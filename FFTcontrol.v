==> flow/design.v <==
module FFTcontrol(
clk,
FFTin,
sink_valid,
sink_sop,
sink_eop,
realFFTin,
imagFFTin
);
input clk;
input [3:0] FFTin;
output reg sink_valid;
output reg sink_sop;
output reg sink_eop;
output[3:0] realFFTin;  
output[3:0] imagFFTin;
reg[18:0] count;
initial
begin
count =19'd1;
sink_valid=0;
end 
assign realFFTin = FFTin;
assign imagFFTin = 4'd0;
always @(posedge clk)
begin 
begin
count <= count+1'b1;
end 
if (count ==19'd262144)
begin 
sink_eop<=1;
end 
if (count==19'd0)
begin
sink_eop<=0;
sink_sop<=1;
sink_valid<=1;
end 
if (count ==19'd1)
begin
sink_sop<=0;
end
end
endmodule
Reports on FFTcontrol
The steps from the RTL of FFTcontrol to its reports follow in flow order.
Lines are those of the file above, counted from 1.
A cell with n/a has no value.
- design top: FFTcontrol
- clock port: clk
- cell library: sky130hd
- corner: tt_025C_1v80

After elaboration
Source: Yosys, flattened and elaborated, memories not mapped. Widths are those after wreduce; folded enables and synchronous resets count as part of the registers. Registers that Yosys merges into a memory's read port (data or address) are not register bits. Print and check cells do not count. Equal cells are merged and count once.
- register bits at 22
- bits of input ports at 5
- noted output and inout port bits: 11
- cells after elaboration at 8
- $add $sub $neg at 1
- equality and inequality tests at 2
- reductions and logical operators at 1
- operator list (kind ; count):
    19-bit by 1-bit adder with 19-bit output (second input constant) ; 1
    19-bit by 1-bit equality test with 1-bit output (second input constant) ; 1
    19-bit equality test (second input constant) ; 1
    19-bit zero test ; 1

Logic depth
Yosys ltp: most cells in a row. Word level: on the elaborated netlist, between registers, memories and ports. Mapped: between sequential cells and ports; inverters and the memories' decode and read muxes count.
- noted depth after elaboration: 1
- ABC_AREA at 0
- noted mapped depth: 5
- mapped depth without buffers at 5

After synthesis
Yosys stat after the flow's synthesis: flattened, memories mapped to cells. It holds for the ABC_AREA given above (unset counts as 0); a run with the other value may have another netlist.
- cells by type (type ; count ; area in all (um^2)):
    sky130_fd_sc_hd__dfxtp_1 ; 21 ; 420.403
    sky130_fd_sc_hd__xnor2_1 ; 11 ; 96.342
    sky130_fd_sc_hd__buf_4 ; 8 ; 60.058
    sky130_fd_sc_hd__xor2_1 ; 6 ; 52.55
    sky130_fd_sc_hd__ha_1 ; 3 ; 37.536
    sky130_fd_sc_hd__edfxtp_1 ; 1 ; 30.029
    sky130_fd_sc_hd__nand3_1 ; 5 ; 25.024
    sky130_fd_sc_hd__nand4_1 ; 4 ; 25.024
    sky130_fd_sc_hd__nand2_1 ; 6 ; 22.522
    sky130_fd_sc_hd__nor2_1 ; 6 ; 22.522
    sky130_fd_sc_hd__nand4_4 ; 1 ; 21.27
    sky130_fd_sc_hd__nor4_4 ; 1 ; 21.27
    sky130_fd_sc_hd__inv_1 ; 5 ; 18.768
    sky130_fd_sc_hd__and3_1 ; 2 ; 12.512
    sky130_fd_sc_hd__nor4_1 ; 2 ; 12.512
    sky130_fd_sc_hd__nor4_2 ; 1 ; 12.512
    sky130_fd_sc_hd__and4_4 ; 1 ; 11.261
    sky130_fd_sc_hd__mux2_1 ; 1 ; 11.261
Not listed: further types 10, cells in them 11.
- cell count: 96
- noted synthesis area: 983.4 um^2
- noted mapped flip-flops: 22
- buffer cells: 9

Worst setup path after synthesis
OpenSTA on the mapped netlist: ideal clock, no wires. The path of least setup slack (recovery checks aside). Input and output delay are each 20% of the period. Register names are those of the netlist, which keeps one name where synthesis merged equal registers.
- kind: register to register
- start point: register count[9]
- end point: register sink_eop
- noted period: 1.62 ns
- noted setup time: 0.123 ns
- noted time at the first pin: 0.000 ns
- noted arrival: 1.238 ns
- noted data required time: 1.497 ns
- slack at 0.259 ns
- noted delay of the path: 1.361 ns
- driving pins on the path at 5
- noted path buffers: 0
- synthesis period reached at 1.361 ns
"delay of the path" = arrival - input delay + setup time.
"driving pins on the path": output pins that drive a net of the path, with the launching flip-flop's if there is one; two outputs of one cell count as two.
"synthesis period reached" = period - worst setup slack (recovery checks aside). The figure is calculated, with input and output delays left at 20% of the set period.
The rows between start and end are the longest chain of elaborated cells between them; the timing report does not say that the signal goes this way. Where chains are equally long, one stands for them.
A line is the first line of the expression or statement that the cell stems from. Yosys adds cells for indexed reads and writes and turns some case tables into memories.
- cells stage by stage: sky130_fd_sc_hd__dfxtp_1 sky130_fd_sc_hd__nor4_4 sky130_fd_sc_hd__nand2_2 sky130_fd_sc_hd__nor3_1 sky130_fd_sc_hd__mux2_1
- length of the longest elaborated chain at 1
- elaborated cells on any way between the ends at 2
- ends and longest elaborated chain, after synthesis (what ; RTL line ; RTL):
    from (decl) ; 17 ; reg[18:0] count;
    from (assign) ; 28 ; count <= count+1'b1;
    19-bit equality test ; 30 ; if (count ==19'd262144)
    to (assign) ; 32 ; sink_eop<=1;
    to (assign) ; 36 ; sink_eop<=0;
    to (decl) ; 14 ; output reg sink_eop;

Worst path after layout
Path of least setup slack in the final report of run 1 (OpenROAD, finished layout, wires in). Where an end is a register, its clock arrival counts in the times.
- kind: register to register
- start point: register count[3]
- end point: register sink_eop
- noted period: 0.996 ns
- noted setup time: 0.10 ns
- noted time at the first pin: 0.32 ns
- noted arrival: 1.63 ns
- noted data required time: 1.22 ns
- slack at -0.41 ns
- driving pins on the path at 5
- noted path buffers: 0
The rows between start and end are the longest chain of elaborated cells between them; the timing report does not say that the signal goes this way. Where chains are equally long, one stands for them.
- cells stage by stage: sky130_fd_sc_hd__dfxtp_2 sky130_fd_sc_hd__nor4_4 sky130_fd_sc_hd__nand3_2 sky130_fd_sc_hd__nor3_2 sky130_fd_sc_hd__mux2_1
- length of the longest elaborated chain at 1
- elaborated cells on any way between the ends at 2
- ends and longest elaborated chain, post-layout (what ; RTL line ; RTL):
    from (decl) ; 17 ; reg[18:0] count;
    from (assign) ; 28 ; count <= count+1'b1;
    19-bit equality test ; 30 ; if (count ==19'd262144)
    to (assign) ; 32 ; sink_eop<=1;
    to (assign) ; 36 ; sink_eop<=0;
    to (decl) ; 14 ; output reg sink_eop;

Hand-over note for FFTcontrol

Top module FFTcontrol; platform sky130hd; tools Yosys and OpenROAD; 2 stored runs in no particular order. Input and output delays are each 20% of the period that was set; the output load is 0.01 pF.
"reached clock period" = clock period - worst setup slack. The figure is calculated, with input and output delays left at 20% of the set period.
By "time of the worst setup path" is meant the share of the clock period that the worst setup path is allowed (20% is reserved at inputs, 20% at outputs), minus its slack. Clock arrival times at its registers enter into it.
"total power after layout" is the tool's figure for a default switching activity; nothing was simulated.

Run 1
Settings were period_ns = 0.996; CORE_UTILIZATION = 42; SETUP_SLACK_MARGIN = 0.26; PLACE_DENSITY_LB_ADDON = 0.07; GPL_ROUTABILITY_DRIVEN = 0; SLEW_MARGIN = 30; CAP_MARGIN = 20; CORE_MARGIN = 2
- setup slack of the worst path at -0.412 ns
- noted the reached clock period: 1.408 ns
- area of the synthesized netlist at 983.4 um^2
- noted the setup total negative slack: -5.090 ns
- total power after layout: 1386 µW
- final design utilization at 74.4%
- standard-cell area after routing: 1646.6 um^2
- time of the worst setup path: 1.41 ns
- critical path type: register to register
- worst hold slack: 0.398 ns
- area inside the die boundary at 2744.7 um^2

Run 2
Settings were period_ns = 1.24; CAP_MARGIN = 20; CORE_MARGIN = 2; CORE_UTILIZATION = 40; SLEW_MARGIN = 20
- setup slack of the worst path at -0.163 ns
- noted the reached clock period: 1.403 ns
- area of the synthesized netlist at 983.4 um^2
- noted the setup total negative slack: -0.698 ns
- total power after layout: 1108 µW
- final design utilization at 56.3%
- standard-cell area after routing: 1281.2 um^2
- time of the worst setup path: 1.40 ns
- critical path type: register to register
- worst hold slack: 0.475 ns
- area inside the die boundary at 2871.3 um^2

End of note.
